==> flow/design.v <==
`timescale 1ns / 1ps
module COUNTER_AASD(CLK, RESET_BTN, OUT);
    input CLK, RESET_BTN;
    output reg OUT;
    reg RESET_BTN1;
    always @(posedge CLK or negedge RESET_BTN)
        if (!RESET_BTN) begin  
            RESET_BTN1 <= 1'b0;
            OUT <= 1'b0;
        end else begin
            RESET_BTN1 <= 1'b1;
            OUT <= RESET_BTN1;
        end         
endmodule
`timescale 1ns / 1ps
module COUNTER_TOP (CLK, RESET, ENA, LOAD, DATA, COUNT);
    input CLK, RESET, ENA, LOAD;
    input wire [7:0] DATA;
    output wire [7:0] COUNT;
    wire w_RESET;
    COUNTER_UP      COUNTER1 (.CLK(CLK), .RESET(w_RESET), .ENA(ENA), .LOAD(LOAD), .DATA(DATA), .COUNT(COUNT));
    COUNTER_AASD    COUNTER2 (.CLK(CLK), .RESET_BTN(RESET), .OUT(w_RESET));
endmodule
`timescale 1ns / 1ps
module COUNTER_UP (CLK, RESET, ENA, LOAD, DATA, COUNT);
    input CLK, RESET, ENA, LOAD;
    input wire [7:0] DATA;
    output reg [7:0] COUNT;
always @(posedge CLK or negedge RESET) begin
    if (!RESET)   
        COUNT <= 0;
    else if (!ENA)  
        COUNT <= COUNT;  
    else if (ENA == 1) begin
        if (LOAD == 1) begin
            COUNT <= DATA;
        end
    else if (COUNT >= 2**(8))
        COUNT <= 0;
    else
        COUNT <= COUNT + 1;
    end
end
endmodule
# From RTL to reports: COUNTER_TOP

What the tools print for COUNTER_TOP, step after step.
Lines are those of the file above, counted from 1.
Library cell names are shortened.
A cell with n/a has no value.

Top: COUNTER_TOP
Clock: CLK
Standard-cell library: sky130hd
Timing corner: tt_025C_1v80

# Word level

Yosys after proc, flatten, opt, wreduce and memory -nomap, before mapping. Enables and synchronous resets that opt folds into registers are not counted as muxes. Memory bits, and registers merged into a memory's read port (data or address), are not among the register bits. Print and check cells are not counted. Equal cells are merged and count once.

Output and inout bits: 8
Flip-flop bits (word level): 10

Magnitude comparators: 1
Muxes and demuxes: 2
Add/sub/neg operators: 1

Operator list:

| kind                                         | count |
| two-way mux 8 bit                            | 2 |
| >= comparator 8 x 9 -> 1 bit with constant B | 1 |
| adder 8 x 1 -> 8 bit with constant B         | 1 |

# Depth

Depth = most cells in a row (Yosys ltp): at word level without a register or memory, in the mapped netlist without a sequential cell, where the memories' decode and read muxes count.

Depth in word-level cells: 3
ABC_AREA: 0
Mapped depth: 5

# Mapped cells and area

The flow's flattened synthesis, as Yosys stat reports it; memories are mapped. The netlist is that of the ABC_AREA named above (0 if unset); the other value can give another one.
Totals and module areas in this step are rounded.

Cells by type:

| cell type | count | total area (µm²) |
| dfrtp_1   | 10    | 250.24 |
| mux2i_1   | 4     | 40.038 |
| a21oi_1   | 6     | 30.029 |
| nand3_1   | 5     | 25.024 |
| o211ai_1  | 3     | 22.522 |
| nand2_1   | 5     | 18.768 |
| nor2_1    | 4     | 15.014 |
| or4_1     | 2     | 15.014 |
| nand2b_4  | 1     | 13.763 |
| a31oi_1   | 2     | 12.512 |
| ha_1      | 1     | 12.512 |
| nor2b_1   | 2     | 12.512 |
| o22ai_1   | 2     | 12.512 |
| buf_6     | 1     | 11.261 |
| nand3_2   | 1     | 10.01 |
| or3b_1    | 1     | 8.758 |
| buf_4     | 1     | 7.507 |
| inv_1     | 2     | 7.507 |

Other cell types: 6; their cells: 6.

Buffers: 3
Synthesis area: 560 µm²
Cell count: 59
Flip-flops: 10

By module: a second synthesis without flattening, with its own total; a netlist apart from the flattened one above.

Cells (unflattened synthesis): 59
Area total of the unflattened synthesis: 560 µm²

Each row is one instance without its submodules.

Modules:

| module       | area (µm²) | cells | instances | seq. area (µm²) |
| COUNTER_UP   | 500        | 56    | 1         | 200 |
| COUNTER_AASD | 54         | 3     | 1         | 50 |
| COUNTER_TOP  | 0.0        | 0     | 1         | 0.0 |

# Path before layout

Path of least setup slack by OpenSTA after synthesis, without wires, with an ideal clock, recovery checks aside; 20% of the period is set as input and as output delay. Where synthesis merged equal registers, the netlist keeps one of their names.

Path kind: flip-flop to flip-flop
From: register COUNTER1.COUNT[0]
To: register COUNTER1.COUNT[6]
Setup slack: 196 ps
Clock period: 1540 ps
Arrival time: 1213 ps
Stages on the path: 5
Delay of the path: 1345 ps
Setup time: 132 ps
Launch time at the first pin: 0 ps
Path buffers: 0
Synthesis period reached: 1344 ps

"delay of the path" = arrival - input delay + setup time.
"stages on the path" counts driving pins, that of a launching flip-flop among them; a cell with two outputs on the path counts twice.
"synthesis period reached" is the clock period less the worst setup slack; recovery checks do not enter. This is arithmetic on one report: input and output delays are still those of the set period (20% each).
The rows between start and end are the longest chain of elaborated cells between them; the timing report does not say that the signal goes this way. Where chains are equally long, one stands for them.
A line is the first line of the expression or statement that the cell stems from. Yosys adds cells for indexed reads and writes and turns some case tables into memories.
At most two assigning lines are given for a register; there are more.

Cell sequence: dfrtp_1 ha_1 nand2_1 o211ai_1 or3b_1
Cells in the longest elaborated chain: 3

Ends and longest elaborated chain, after synthesis:

| what                 | line | text |
| from (decl)          | 28   | `output reg [7:0] COUNT;` |
| from (assign)        | 31   | `COUNT <= 0;` |
| from (assign)        | 41   | `COUNT <= COUNT + 1;` |
| adder 8 x 1 -> 8 bit | 41   |  |
| two-way mux 8 bit    | 38   | `else if (COUNT >= 2**(8))` |
| two-way mux 8 bit    | 35   | `if (LOAD == 1) begin` |
| to (assign)          | 36   | `COUNT <= DATA;` |
| to (assign)          | 41   |  |
| to (decl)            | 28   |  |

Data sheet: physical implementation of COUNTER_TOP

Below are 2 stored runs of the flow (Yosys, OpenROAD; platform sky130hd) on COUNTER_TOP, each with its settings, unordered. Constraints: input delay and output delay 20% of the set period each, output load 0.01 pF.
A setting shown as - is not set for that run.

| setting or result                  | entry A | entry B |
| period_ns                          | 1.2     | 1.57    |
| CORE_UTILIZATION                   | 61      | 72      |
| PLACE_DENSITY_LB_ADDON             | 0.12    | -       |
| HOLD_SLACK_MARGIN                  | -0.1    | -       |
| CORE_ASPECT_RATIO                  | 0.66    | -       |
| CELL_PAD_IN_SITES_GLOBAL_PLACEMENT | 1       | -       |
| GPL_ROUTABILITY_DRIVEN             | 1       | 0       |
| CTS_CLUSTER_SIZE                   | 22      | -       |
| CTS_CLUSTER_DIAMETER               | 385     | 61      |
| MIN_ROUTING_LAYER                  | met1    | -       |
| CAP_MARGIN                         | 20      | 20      |
| CORE_MARGIN                        | 2       | 3       |
| SLEW_MARGIN                        | 20      | 5       |
| SETUP_SLACK_MARGIN                 | -       | 0.02    |
| ABC_AREA                           | -       | 0       |

Entry A: incomplete, floorplanning halted on PDN-0185
Entry B: incomplete, floorplanning halted on PDN-0185
